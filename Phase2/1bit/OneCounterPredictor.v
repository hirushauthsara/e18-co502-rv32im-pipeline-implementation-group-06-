==> flow/design.v <==
module Multiplexer(
    input wire A,
    input wire B,
    input wire [2:0] ADDR,
    output reg OUTPUT
);
always @* begin
    case (ADDR)
        3'b001: OUTPUT = A;
        3'b010: OUTPUT = B;
        default: OUTPUT = 1'b0;
    endcase
end
endmodule
module OneCounterPredictor(
    input wire CLOCK,
    input wire INIT,
    input wire [2:0] ADDR,
    input wire OUTCOME,
    output wire PREDICTION,
    output wire [15:0] MISSES
);
wire [15:0] miss_in;
wire [2:0] addr_out;
wire demout0;
wire demout1;
wire demmiss0;
wire demmiss1;
wire A;
wire B;
wire PREDICTION_wire;
demultiplexer demux (
    .out0(demout0),
    .miss0(demmiss0),
    .out1(demout1),
    .miss1(demmiss1),
    .ADDR(ADDR),
    .OUTCOME(OUTCOME),
    .MISS(miss_in[0])
);
counterOne firstCount (
    .CLOCK(CLOCK),
    .INIT(INIT),
    .OUTCOME(demout0),
    .MISS(demmiss0),
    .PREDICTION(A)
);
counterOne secondCount (
    .CLOCK(CLOCK),
    .INIT(INIT),
    .OUTCOME(demout1),
    .MISS(demmiss1),
    .PREDICTION(B)
);
Multiplexer mux (
    .A(A),
    .B(B),
    .ADDR(ADDR),
    .OUTPUT(PREDICTION_wire)
);
comparator comp (
    .CLOCK(CLOCK),
    .INIT(INIT),
    .OUTCOME(OUTCOME),
    .ADDR(ADDR),
    .PREDICTION(PREDICTION_wire),
    .ADDR_W(addr_out),
    .MISS(miss_in[0])
);
counter countM (
    .CLOCK(CLOCK),
    .INIT(INIT),
    .MISS(miss_in[0]),
    .MISSES(MISSES)
);
assign PREDICTION = PREDICTION_wire;
assign miss_in[15:1] = 16'b0;
endmodule
module comparator(
    input CLOCK,
    input INIT,
    input OUTCOME,
    input [2:0] ADDR,
    input PREDICTION,
    output [2:0] ADDR_W,
    output MISS
);
assign MISS = OUTCOME ^ PREDICTION;
assign ADDR_W = ADDR;
endmodule
module counter(
    input CLOCK,
    input INIT,
    input MISS,
    output [15:0] MISSES
);
reg [15:0] temp;
always @(posedge CLOCK) begin
    if (INIT) begin
        temp <= 16'b0000000000000000;
    end else begin
        if (MISS) begin
            if (temp == 16'b111111111111111) begin
                temp <= 16'b0000000000000000;
            end else begin
                temp <= temp + 1;
            end
        end
    end
end
assign MISSES = temp;
endmodule
module counterOne(
    input CLOCK,
    input INIT,
    input OUTCOME,
    input MISS,
    output wire PREDICTION
);
reg count;
always @(posedge CLOCK) begin
    if (INIT) begin
        count <= 1'b0;
    end else begin
        if (MISS) begin
            count <= ~count;
        end
    end
end
assign PREDICTION = count;
endmodule
module demultiplexer(
    output wire out0,
    output wire miss0,
    output wire out1,
    output wire miss1,
    input wire [2:0] ADDR,
    input wire OUTCOME,
    input wire MISS
);
assign out0 = (ADDR == 3'b001) ? OUTCOME : 1'b0;
assign miss0 = (ADDR == 3'b001) ? MISS : 1'b0;
assign out1 = (ADDR == 3'b010) ? OUTCOME : 1'b0;
assign miss1 = (ADDR == 3'b010) ? MISS : 1'b0;
endmodule
From RTL to reports: OneCounterPredictor
Tool output for the design above, in the order of the flow.
Line numbers count from 1 in the design file above.
Cell names lack the library's common part.
{ "setup": {"design": "OneCounterPredictor", "clk_port": "CLOCK", "cell_library": "sky130hd", "corner": "tt_025C_1v80"} }

Elaborated design
Counts by Yosys on the flattened word-level netlist (proc, flatten, opt, wreduce; memories kept). Register bits leave out memories and registers merged into their read ports (data or address); mux counts leave out enables and synchronous resets folded into registers. Print and check cells are left out. Cells with the same type and inputs are merged into one.
{ "word_totals": {"reg_bits": 18} }
{ "classes": {"add_sub_neg": 1, "eq_ne": 3, "muxes": 4, "n_logic": 3} }
{ "ops": {"columns": ["op", "n"], "rows": [
  ["adder 16 x 1 -> 16 bit with constant B", 1],
  ["equality test 16 x 15 -> 1 bit with constant B", 1],
  ["2-to-1 mux 16 bit", 1],
  ["equality test 3 x 1 -> 1 bit with constant B", 1],
  ["equality test 3 x 2 -> 1 bit with constant B", 1],
  ["inverter 1 bit", 2],
  ["parallel mux 1 bit (select 2 bit)", 1],
  ["2-to-1 mux 1 bit", 2],
  ["bitwise XOR 1 bit", 1]
]} }

Depth
Longest topological path by Yosys (ltp), each cell counted once; first at word level (registers and memories cut), then after technology mapping (sequential cells cut; the memories' decode and read muxes count).
{ "depth": {"word_depth": 4, "abc_area": 0, "mapped_depth": 6, "mapped_depth_nobuf": 6} }

Netlist
The flow's flattened synthesis, as Yosys stat reports it; memories are mapped. The netlist is that of the ABC_AREA named above (0 if unset); the other value can give another one.
{ "by_type": {"columns": ["cell", "n", "area_total_um2"], "rows": [
  ["dfxtp_1", 18, 360.346],
  ["nor2_1", 14, 52.55],
  ["xor2_1", 6, 52.55],
  ["xnor2_1", 4, 35.034],
  ["mux2i_1", 3, 30.029],
  ["nand2_1", 7, 26.275],
  ["o2111ai_1", 3, 26.275],
  ["o31ai_1", 3, 22.522],
  ["or4_1", 3, 22.522],
  ["or4bb_1", 2, 22.522],
  ["a21oi_1", 4, 20.019],
  ["nand3_1", 4, 20.019],
  ["and4_1", 2, 17.517],
  ["a21oi_4", 1, 16.266],
  ["inv_1", 4, 15.014],
  ["nor3b_1", 2, 15.014],
  ["o21a_1", 2, 15.014],
  ["o21ai_0", 3, 15.014]
]} }
Other cell types: 20; their cells: 21.
{ "mapped": {"mapped_cells": 106, "mapped_area_um2": 958.4, "sequential_area_um2": 360.3, "flip_flops": 18, "buf_cells": 2} }
The figures by module come from a second, unflattened synthesis with its own total; it is not the netlist above.
{ "unflattened": {"hier_cells": 104, "hier_area_um2": 933.4} }
Rows give one instance, submodules left out.
{ "by_module": {"columns": ["mod", "instances", "n_cells", "mod_area_um2", "seq_area_um2"], "rows": [
  ["counter", 1, 87, 767.0, 320.3],
  ["counterOne", 2, 3, 32.5, 20.0],
  ["demultiplexer", 1, 4, 50.0, 0.0],
  ["comparator", 1, 4, 31.3, 0.0],
  ["Multiplexer", 1, 3, 20.0, 0.0],
  ["OneCounterPredictor", 1, 0, 0.0, 0.0]
]} }

Path before layout
Path of least setup slack by OpenSTA after synthesis, without wires, with an ideal clock, recovery checks aside; 20% of the period is set as input and as output delay. Where synthesis merged equal registers, the netlist keeps one of their names.
{ "synth_timing": {"path_kind": "input-to-reg", "from": "in ADDR[1]", "to": "reg countM.temp[12]", "tclk_ns": 2.08, "arrival_ns": 2.010, "path_slack_ns": 0.000, "path_delay_ns": 1.664, "driving_pins": 6, "n_path_buf": 1, "period_less_setup_slack_ns": 2.08} }
"path_delay_ns" = arrival - input delay + setup time.
"driving_pins" counts driving pins, that of a launching flip-flop among them; a cell with two outputs on the path counts twice.
"period_less_setup_slack_ns" = period - worst setup slack (recovery checks aside). The figure is calculated, with input and output delays left at 20% of the set period.
The rows between start and end are the longest chain of elaborated cells between them; the timing report does not say that the signal goes this way. Where chains are equally long, one stands for them.
A line is the first line of the expression or statement that the cell stems from. Yosys adds cells for indexed reads and writes and turns some case tables into memories.
A register here has more assigning lines than the two given.
{ "synth_between": {"path_cell_list": "or4bb_1 a21oi_4 nor2_2 buf_6 or4_1 a21oi_1", "elab_chain_cells": 3, "cone_cells": 4} }
{ "synth_lines": {"columns": ["item", "line_no", "text"], "rows": [
  ["start: declaration", 18, "input wire [2:0] ADDR,"],
  ["equality test 3 x 2 -> 1 bit", 8, "case (ADDR)"],
  ["parallel mux 1 bit (select 2 bit)", 8, null],
  ["bitwise XOR 1 bit", 88, "assign MISS = OUTCOME ^ PREDICTION;"],
  ["end: assignment", 100, "temp <= 16'b0000000000000000;"],
  ["end: assignment", 106, "temp <= temp + 1;"],
  ["end: declaration", 97, "reg [15:0] temp;"]
]} }

Timing after layout
From the final timing report of run A: the path of least setup slack in the routed layout; clock arrival at registers is part of the times.
{ "layout_timing": {"path_kind": "input-to-reg", "from": "in ADDR[1]", "to": "reg countM.temp[13]", "tclk_ns": 1.92, "arrival_ns": 1.99, "path_slack_ns": 0.08, "driving_pins": 6, "n_path_buf": 1} }
The rows between start and end are the longest chain of elaborated cells between them; the timing report does not say that the signal goes this way. Where chains are equally long, one stands for them.
A register here has more assigning lines than the two given.
{ "layout_between": {"path_cell_list": "buf_2 or4bb_4 a21oi_4 nor2_4 or4b_1 o211a_1", "elab_chain_cells": 3, "cone_cells": 4} }
{ "layout_lines": {"columns": ["item", "line_no", "text"], "rows": [
  ["start: declaration", 18, "input wire [2:0] ADDR,"],
  ["equality test 3 x 2 -> 1 bit", 8, "case (ADDR)"],
  ["parallel mux 1 bit (select 2 bit)", 8, null],
  ["bitwise XOR 1 bit", 88, "assign MISS = OUTCOME ^ PREDICTION;"],
  ["end: assignment", 100, "temp <= 16'b0000000000000000;"],
  ["end: assignment", 106, "temp <= temp + 1;"],
  ["end: declaration", 97, "reg [15:0] temp;"]
]} }

OneCounterPredictor through Yosys and OpenROAD on sky130hd: 2 stored runs, unordered, with their settings and measured results. The constraints put input and output delay at 20% of the set period each and load the outputs with 0.01 pF.
"achieved clock period (ns)": clock period set for the run, less the worst setup slack. It is reckoned from that one timing run; input and output delays stay at 20% of the period that was set.
"worst setup path time (ns)" is the time allowed to the run's worst setup path (the clock period less input and output delay, where it has them) less its slack. Clock arrival times count: a late capture clock shortens it, a late launch clock lengthens it.
"finish__power__total": no workload was simulated; the value follows from the tool's default switching activity.

settings of run A
{
  "period_ns": 1.92,
  "CORE_UTILIZATION": 20,
  "SETUP_SLACK_MARGIN": 0.15,
  "PLACE_DENSITY_LB_ADDON": 0.13,
  "CORE_MARGIN": 3,
  "CELL_PAD_IN_SITES_GLOBAL_PLACEMENT": 0,
  "GPL_TIMING_DRIVEN": 1,
  "CTS_CLUSTER_SIZE": 73,
  "CAP_MARGIN": 5,
  "SLEW_MARGIN": 5
}
report of run A
yosys chip area after synthesis (um^2): 958.4
finish__design__die__area: 5658.8
finish__design__instance__area__stdcell: 1541.5
finish__design__instance__utilization: 0.3422
finish__timing__setup__ws: 0.079
finish__timing__setup__tns: 0.000
finish__timing__hold__ws: 0.525
finish__power__total: 8.054e-04
achieved clock period (ns): 1.841
worst setup path time (ns): 1.46
worst setup path kind: input-to-reg

settings of run B
{
  "period_ns": 2.72,
  "CORE_UTILIZATION": 25,
  "SETUP_SLACK_MARGIN": 0.53,
  "PLACE_DENSITY_LB_ADDON": 0.15,
  "HOLD_SLACK_MARGIN": 0.07,
  "ABC_AREA": 1,
  "GPL_TIMING_DRIVEN": 0,
  "CTS_CLUSTER_SIZE": 54,
  "MIN_ROUTING_LAYER": "met2",
  "CAP_MARGIN": 20,
  "CORE_MARGIN": 2,
  "SLEW_MARGIN": 20
}
report of run B
yosys chip area after synthesis (um^2): 1139.8
finish__design__die__area: 5115.8
finish__design__instance__area__stdcell: 1472.7
finish__design__instance__utilization: 0.3359
finish__timing__setup__ws: 0.685
finish__timing__setup__tns: 0.000
finish__timing__hold__ws: 0.457
finish__power__total: 5.633e-04
achieved clock period (ns): 2.035
worst setup path time (ns): 0.95
worst setup path kind: input-to-output
